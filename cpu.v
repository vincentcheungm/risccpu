==> flow/design.v <==
module pccpu(
	input clock, reset,
	input start, enable,
	input [15:0]d_datain, i_datain,
	input [3:0] select_y,
	output [7:0] i_addr,
	output [7:0]d_addr,
	output d_we,
	output reg[15:0]  y,
	output [15:0]d_dataout
	);
	reg[7:0] pc; 
	reg[15:0] id_ir; 
	reg[15:0] gr[0:7]; 
	reg[7:0] ex_ir, wb_ir, mem_ir;
	reg[15:0]  smdr, reg_C, smdr_1, reg_C1;
	reg[15:0] reg_B, reg_A;
	reg zf, nf, cf;
	reg dw;
	reg cout;
	reg [15:0] ALUo;
	reg state = 1'b0;
	reg next_state = 1'b0;
always @(posedge clock or posedge reset)
	begin
		if (reset)
			state <= 1'b0;
		else
			state <= next_state;
	end
always @(*)
	begin
		case (state)
			1'b0 : 
				if ((enable == 1'b1) 
				&& (start == 1'b1))
					next_state <= 1'b1;
				else	
					next_state <= 1'b0;
			1'b1 :
				if ((enable == 1'b0) 
				|| (wb_ir[7:3] == 5'b00110))
					next_state <= 1'b0;
				else
					next_state <= 1'b1;
			default : next_state <= 1'b0;
		endcase
	end
always @(posedge clock or posedge reset) 
	begin
		if (reset)
			begin
				id_ir <= 16'b1001_0000_0000_0000;
				pc <= 8'b0000_0000;
			end
		else if (state == 1'b1)
			begin
				if(id_ir[12:11] == 2'b11) 
				begin
					id_ir <= {5'b11001,11'b000_0000_0000};
					pc <= pc;
				end
				else if((id_ir[15:11] == 5'b11001) 
					||(id_ir[15:11]==5'b11110&&{i_datain[3:0]}=={1'b0,id_ir[10:8]}) 
					||(id_ir[15:11]==5'b11110&&{i_datain[7:4]}=={1'b0,id_ir[10:8]})
					||(id_ir[15:11]==5'b11110&&{i_datain[11:8]}=={1'b1,id_ir[10:8]})
					) 
				begin
					id_ir <= {5'b01001,11'b000_0000_0000};
					pc <= pc;
				end
				else 
				begin
					id_ir <= i_datain;
					if(((mem_ir[7:3] == 5'b11111)&& (zf == 1'b1)) 
					|| ((mem_ir[7:3] == 5'b00111)&& (nf == 1'b1))
					|| ((mem_ir[7:3] == 5'b10011)&& (cf == 1'b1))
					|| ((mem_ir[7:3] == 5'b11011)&& (zf == 1'b0)) 
					|| ((mem_ir[7:3] == 5'b01111)&& (nf == 1'b0))
					|| ((mem_ir[7:3] == 5'b10111)&& (cf == 1'b0)) 
					|| (mem_ir[7:3] == 5'b01011)
					|| (mem_ir[7:3] == 5'b00011))
					begin 	
						pc <= reg_C[7:0];
					end
					else
					begin 
					pc <= pc + 1'b1;
					end
				end
			end
	end
assign i_addr = pc; 
	always @(posedge clock or posedge reset) 
	begin
		if (reset)
			begin
				ex_ir <= 8'b1001_0000;
				reg_A <= 16'b0000_0000_0000_0000;
				reg_B <= 16'b0000_0000_0000_0000;
				smdr <= 16'b0000_0000_0000_0000;
			end
		else if (state == 1'b1)
			begin				
				ex_ir <= id_ir[15:8];
				if(id_ir[11]==1'b1) 
					begin
					if(ex_ir[2:0]==id_ir[10:8]) 
							begin
								reg_A <= ALUo;  
							end
					else if(mem_ir[2:0]==id_ir[10:8]||wb_ir[2:0]==id_ir[10:8] )
							begin
							if(ex_ir[7:3] == 5'b01001&&mem_ir[2:0]==id_ir[10:8])
								begin		
									reg_A <= d_datain;  
								end
							else if(ex_ir[7:3] == 5'b11110)
								begin
									reg_A <= reg_C1;
								end
							else
								begin
									reg_A <= reg_C; 
								end
							end
					else	
						reg_A <= gr[id_ir[10:8]];
					end
				else 
					begin
					if(ex_ir[2:0]==id_ir[6:4]) 
							begin
								reg_A <= ALUo;
							end 
					else if(mem_ir[2:0]==id_ir[6:4]||wb_ir[2:0]==id_ir[6:4])
							begin
							if(ex_ir[7:3] == 5'b01001&&mem_ir[2:0]==id_ir[6:4])
								begin
									reg_A <= d_datain; 
								end
							else if(wb_ir[2:0]==id_ir[6:4])
								begin
									reg_A <= reg_C1;	
								end
							else
								begin
									reg_A <= reg_C;     
								end
							end
					else
						reg_A <= gr[id_ir[6:4]];
					end
				if(id_ir[4:3]==2'b00) 
					begin
					if(ex_ir[2:0]==id_ir[2:0]) 
						begin
							reg_B <= ALUo; 
						end
					else if(mem_ir[2:0]==id_ir[2:0]||wb_ir[2:0]==id_ir[2:0])
						begin
							if(ex_ir[7:3] == 5'b01001)
								begin
									reg_B <= d_datain; 
								end
							else if(wb_ir[2:0]==id_ir[2:0])
								begin
									reg_B <= reg_C1;
								end
							else
								begin
									reg_B <= reg_C; 
								end
						end
					else
							reg_B <= gr[id_ir[2:0]];
					end
				else  
					begin
					if(id_ir[15:11]==	5'b00001)
						reg_B <= {id_ir[7:0], 8'b0000_0000};
					else if(id_ir[12:11]==2'b11
							||id_ir[15:11]==5'b00101
							||id_ir[15:11]==5'b01101)
						reg_B <= {8'b0000_0000, id_ir[7:0]};
					else
						reg_B <= {12'b0000_0000_0000, id_ir[3:0]};
				   end
				if(id_ir[15:11]==5'b11010)
					begin
					if(mem_ir[2:0]==id_ir[10:8]) 
							begin 
							if(mem_ir[7:3] == 5'b11110)
								smdr <= d_datain;
							else
								smdr <= ALUo;
							end
					else
							smdr <= gr[id_ir[10:8]];
					end
				else
					smdr <= smdr;
			end
	end		
always@(reg_A or reg_B or ex_ir[7:3] or reset or cf)
	begin
		if(reset)
			begin
				ALUo <= 0;
				cout <= 0;
			end
		else
			begin
				if(ex_ir[4:3] == 2'b11||ex_ir[7:3]==5'b11110
				||ex_ir[7:3]==5'b11010||ex_ir[7:3]==5'b00001||
				ex_ir[7:3]==5'b00101||ex_ir[7:3]==5'b11100
				)begin
					{cout, ALUo} <= reg_A + reg_B;
					end
				else if(ex_ir[7:3] ==5'b01100||ex_ir[7:3] ==5'b01101||ex_ir[7:3] == 5'b11000)
					begin 
						{cout, ALUo}<= reg_A - reg_B;
					end
				else if(ex_ir[7:3]==5'b10100)
					begin {cout, ALUo}<= (reg_A - reg_B) - cf ; end
				else if(ex_ir[7:3]==5'b00100)
					begin {cout, ALUo} <= (reg_A + reg_B) + cf; end
				else if(ex_ir[7:3]==5'b01000)
					begin {cout, ALUo}<= reg_A & reg_B;         end
				else if(ex_ir[7:3]==5'b10000)
					begin {cout, ALUo}<= reg_A | reg_B;         end
				else if(ex_ir[7:3]==5'b00000)
					begin {cout, ALUo}<= reg_A ^ reg_B;         end
				else if(ex_ir[7:3]==5'b01010)
					begin {cout, ALUo}<= reg_A << reg_B;        end
				else if(ex_ir[7:3]==5'b00010)
					begin {cout, ALUo}<= reg_A <<< reg_B;       end
				else if(ex_ir[7:3]==5'b10110)
					begin ALUo <= reg_A >>> reg_B; cout<=cf;    end
				else if(ex_ir[7:3]==5'b01110)
					begin ALUo<= reg_A >> reg_B;  cout<=cf;     end
				else
					begin {cout, ALUo} <= {cf,16'b0};           end
			end		
	end
always @(posedge clock or posedge reset) 
	begin
		if (reset)
			begin
				mem_ir <= 8'b1001_0000;
				reg_C <= 16'b0000_0000_0000_0000;
				zf <= 0;
				cf <= 0;
				nf <= 0;
			end	
		else if (state == 1'b1)
			begin
				mem_ir <= ex_ir;
				reg_C <= ALUo;
				if ((ex_ir[3] == 1'b1) 
				|| (ex_ir[7:3] == 5'b00101)
				|| (ex_ir[7:3] == 5'b00001)
				|| (ex_ir[7:3] == 5'b01101))
					begin				
						if (reg_C == 16'b0000_0000_0000_0000)
							zf <= 1'b1;
						else
							zf <= 1'b0;
						nf <= reg_C[15];
						cf <= cout;
					end
				else
					begin
						zf <= zf;
						nf <= nf;
						cf <= cf;
					end
				if (ex_ir[7:3] == 5'b11010)
					begin
						dw <= 1'b1;
						smdr_1 <= smdr;
					end
				else
					begin
					dw <= 1'b0;
					smdr_1 <= smdr_1;
					end
			end
	end
always @(posedge clock or posedge reset)
	begin
		if (reset)
			begin
				wb_ir <= 8'b1001_0000;
				reg_C1 <= 16'b0000_0000_0000_0000;
			end	
		else if (state == 1'b1)
			begin
				wb_ir <= mem_ir;				
				if (mem_ir[7:3] == 5'b11110)
					reg_C1 <= d_datain;
				else
					reg_C1 <= reg_C;
			end
		else
			begin
				wb_ir <= wb_ir;
				reg_C1 <= reg_C1;
			end
	end	
assign d_we = dw;
assign d_dataout = smdr_1;
assign d_addr = reg_C[7:0];
always @(posedge clock or posedge reset)
	begin
		if (reset)
			begin
				gr[0] <= 16'b0000_0000_0000_0000;
				gr[1] <= 16'b0000_0000_0000_0000;
				gr[2] <= 16'b0000_0000_0000_0000;
				gr[3] <= 16'b0000_0000_0000_0000;
				gr[4] <= 16'b0000_0000_0000_0000;
				gr[5] <= 16'b0000_0000_0000_0000;
				gr[6] <= 16'b0000_0000_0000_0000;
				gr[7] <= 16'b0000_0000_0000_0000;
			end	
		else if (state == 1'b1)
			begin
				if ((wb_ir[7:3] == 5'b10010)
				||(wb_ir[4:3] == 2'b11)
				||(wb_ir[7:3] == 5'b00110)
				||(wb_ir[7:3] == 5'b11001)
				||(wb_ir[7:3] ==5'b01001)
				||(wb_ir[7:3] ==5'b11010)
				||(wb_ir[7:3] ==5'b11000))
					gr[wb_ir[2:0]] <= gr[wb_ir[2:0]];					
				else
					gr[wb_ir[2:0]] <= reg_C1;
			end
		else
			gr[wb_ir[2:0]] <= gr[wb_ir[2:0]];
	end
always @(select_y or gr[1] or gr[2] or gr[3] or gr[4] or gr[5] or gr[6]
         or gr[7] or reg_A or reg_B or reg_C or reg_C1 or smdr or id_ir
         or dw or zf or nf or pc)
   begin
     case (select_y)
       4'b0001 : y = gr[1];
       4'b0010 : y = gr[2];
       4'b0011 : y = gr[3];
       4'b0100 : y = gr[4];
       4'b0101 : y = gr[5];
       4'b0110 : y = gr[6];
       4'b0111 : y = gr[7];
       4'b1000 : y = reg_A;
       4'b1001 : y = reg_B;
       4'b1011 : y = reg_C;
       4'b1100 : y = reg_C1;
       4'b1101 : y = smdr;
       4'b1110 : y = id_ir;
       default : y = {3'b000, dw, 2'b00, zf, nf, pc};
     endcase
   end
endmodule
* From RTL to reports: pccpu
What the tools print for pccpu, step after step. Lines are those of the file above, counted from 1. Operators: Yosys type, input widths -> output width; for muxes data width and select width s. Not given: n/a
Inputs: top pccpu, clock input clock, library sky130hd, corner tt_025C_1v80

* Word-level counts
Yosys after proc, flatten, opt, wreduce and memory -nomap, before mapping. Print and check cells are not counted. Equal cells are merged and count once.
Bit counts: flip-flop bits (word level) 277, word-level cells 290
Cells by class: add/subtract/negate cells 5, eq/ne operators 102, bitwise gates (word level) 11, shifts and indexed selects 4, reductions and logical operators 58, muxes and demuxes 86
Operator list (number):
- $mux 16 | 64
- $pmux 16 s8 | 3
- $pmux 16 s13 | 1
- $pmux 16 s7 | 1
- $eq 5x5->1 const B | 19
- $eq 5x4->1 const B | 10
- $eq 3x3->1 const B | 16
- $logic_or 1x1->1 | 32
- $eq 3x3->1 | 9
- $eq 5x3->1 const B | 5
- $ne 3x1->1 const B | 8
- $eq 3x2->1 const B | 8
- $eq 4x4->1 const B | 6
- $add 16x16->17 | 1
- $sub 16x16->17 | 1
- $shl 16x16->17 | 1
- $sshl 16x16->17 | 1
- $add 17x1->17 | 1
- $sub 17x1->17 | 1
- $and 16x16->16 | 1
- $or 16x16->16 | 1
- $xor 16x16->16 | 1
- $shr 16x16->16 | 1
- $sshr 16x16->16 | 1
- $logic_not 16->1 | 1
- $eq 4x3->1 const B | 4
- $mux 8 | 2
- $mux 1 | 14
Not listed: further kinds 18, cells in them 52.

* Logic depth
Depth = most cells in a row (Yosys ltp): at word level without a register or memory, in the mapped netlist without a sequential cell, where the memories' decode and read muxes count.
Logic depth: depth after elaboration 15, ABC_AREA 0, gate-level depth with buffers 17, depth with buffers taken out 14

* Netlist
Source: synth_stat.txt of the flow (Yosys; design flattened, memories mapped). It holds for the ABC_AREA given above (unset counts as 0); a run with the other value may have another netlist. Totals and module areas in this step are rounded.
Cells by type:
- sky130_fd_sc_hd__dfrtp_1 | number 252, total area 6.31E+03 µm²
- sky130_fd_sc_hd__mux2_2 | number 188, total area 2117.03 µm²
- sky130_fd_sc_hd__mux2i_1 | number 102, total area 1.02E+03 µm²
- sky130_fd_sc_hd__o21ai_0 | number 200, total area 1000.96 µm²
- sky130_fd_sc_hd__nand2_1 | number 266, total area 998.458 µm²
- sky130_fd_sc_hd__a21oi_1 | number 181, total area 905.869 µm²
- sky130_fd_sc_hd__mux4_2 | number 40, total area 900.864 µm²
- sky130_fd_sc_hd__nor2_1 | number 218, total area 818.285 µm²
- sky130_fd_sc_hd__clkbuf_1 | number 197, total area 739.459 µm²
- sky130_fd_sc_hd__ha_1 | number 53, total area 663.136 µm²
- sky130_fd_sc_hd__a22oi_1 | number 83, total area 623.098 µm²
- sky130_fd_sc_hd__edfxtp_1 | number 17, total area 510.49 µm²
- sky130_fd_sc_hd__xnor2_1 | number 57, total area 499.229 µm²
- sky130_fd_sc_hd__a221oi_1 | number 49, total area 429.162 µm²
- sky130_fd_sc_hd__nand3_1 | number 83, total area 415.398 µm²
- sky130_fd_sc_hd__a31oi_1 | number 48, total area 300.288 µm²
- sky130_fd_sc_hd__o22ai_1 | number 46, total area 287.776 µm²
- sky130_fd_sc_hd__inv_1 | number 71, total area 266.506 µm²
Not listed: further types 76, cells in them 540.
Synthesis totals: sequential area 7030 µm², flip-flops 277, mapped area 23100 µm², cells in the netlist 2691

* Timing after synthesis
Source: OpenSTA report_checks on the synthesized netlist (no wires, ideal clock, input and output delay 20% of the period each), path of least setup slack; recovery checks are left aside. Register names are those of the netlist, which keeps one name where synthesis merged equal registers.
Path post-synthesis: path type input -> register, start in reset, end reg smdr_1[0], path delay 8183 ps, data required time 13791 ps, external input delay 2840 ps, launch time at the first pin 2840 ps, setup time 409 ps, period 14200 ps, stages 4, slack 3176 ps, path buffers 1, arrival 10614 ps, synthesis period reached 11024 ps
"path delay" is the arrival time less input delay plus setup time. "stages": output pins that drive a net of the path, with the launching flip-flop's if there is one; two outputs of one cell count as two. "synthesis period reached" is the clock period less the worst setup slack; recovery checks do not enter. This is arithmetic on one report: input and output delays are still those of the set period (20% each). The rows between start and end are the longest chain of elaborated cells between them; the timing report does not say that the signal goes this way. Where chains are equally long, one stands for them. Each line given opens the expression or statement behind the cell; cells for indexed reads and writes are added by Yosys, which also makes memories of some case tables.
On the way, post-synthesis: path through sky130_fd_sc_hd__clkbuf_1 > sky130_fd_sc_hd__inv_1 > sky130_fd_sc_hd__nand2_1 > sky130_fd_sc_hd__nor3_1, length of the longest elaborated chain 2
Ends and longest elaborated chain, post-synthesis:
- from (decl) | RTL line 2 | input clock, reset,
- $not 1->1
- $reduce_and 3->1
- to (assign) | RTL line 281 | smdr_1 <= smdr;
- to (assign) | RTL line 286 | smdr_1 <= smdr_1;
- to (decl) | RTL line 16 | reg[15:0] smdr, reg_C, smdr_1, reg_C1;

* Path in the finished layout
Path of least setup slack in the final report of flow run A (OpenROAD, finished layout, wires in). Where an end is a register, its clock arrival counts in the times. The path's times are printed in steps of 10 ps; the period is the one set.
Path after layout: path type input -> output, start in select_y[1], end out y[10], path buffers 3, launch time at the first pin 3980 ps, stages 8, data required time 15920 ps, arrival 6820 ps, slack 9100 ps, external input delay 3980 ps, period 19900 ps
The rows between start and end are the longest chain of elaborated cells between them; the timing report does not say that the signal goes this way. Where chains are equally long, one stands for them.
On the way, after layout: path through sky130_fd_sc_hd__clkdlybuf4s50_1 > sky130_fd_sc_hd__nand2b_1 > sky130_fd_sc_hd__nor3_2 > sky130_fd_sc_hd__buf_4 > sky130_fd_sc_hd__a22o_1 > sky130_fd_sc_hd__a221oi_1 > sky130_fd_sc_hd__nand3_1 > sky130_fd_sc_hd__clkdlybuf4s50_1, length of the longest elaborated chain 2
Ends and longest elaborated chain, after layout:
- from (decl) | RTL line 5 | input [3:0] select_y,
- $eq 4x4->1 | RTL line 347 | case (select_y)
- $pmux 16 s13 | RTL line 347
- to (decl) | RTL line 9 | output reg[15:0] y,

Subject: pccpu on sky130hd, stored results

Hello all,

Measured results for pccpu: 2 stored runs of the Yosys and OpenROAD flow on sky130hd. The settings differ; the order carries no meaning. The constraints put input and output delay at 20% of the set period each and load the outputs with 0.01 pF.
"period achieved" = clock period - worst setup slack. The figure is calculated, with input and output delays left at 20% of the set period.
"allowed time less slack (worst setup path)" means the part of the period allowed to the worst setup path (the constraints hold back 20% at inputs and 20% at outputs) less its slack; where the path has registers, the arrival times of their clocks count too.
"overall power" is the tool's figure for a default switching activity; nothing was simulated.
"allowed time less slack (worst setup path)" is given in steps of 10 ps.
Measured values are rounded.

* Flow run A | settings: period_ns 19.9; CAP_MARGIN 20; CORE_MARGIN 2; CORE_UTILIZATION 40; SLEW_MARGIN 20 | results: total negative slack 0 ps; worst setup slack after layout 9,100 ps; post-route worst hold slack 539 ps; overall power 0.00498 W; utilization in the final report 44.9 %; allowed time less slack (worst setup path) 2,840 ps; worst setup path kind input -> output; std-cell area (final layout) 25,700 µm²; post-synthesis cell area 23,100 µm²; die size 59,600 µm²; period achieved 10,796 ps
* Flow run B | settings: period_ns 14.2; CORE_UTILIZATION 55; PLACE_DENSITY_LB_ADDON 0.19; HOLD_SLACK_MARGIN 0.12; CELL_PAD_IN_SITES_DETAIL_PLACEMENT 1; ABC_AREA 0; GPL_TIMING_DRIVEN 1; GPL_ROUTABILITY_DRIVEN 1; MIN_ROUTING_LAYER met2; MAX_ROUTING_LAYER met5; CAP_MARGIN 20; CORE_MARGIN 2; SLEW_MARGIN 20 | incomplete, routing halted on GRT-0116

Thanks
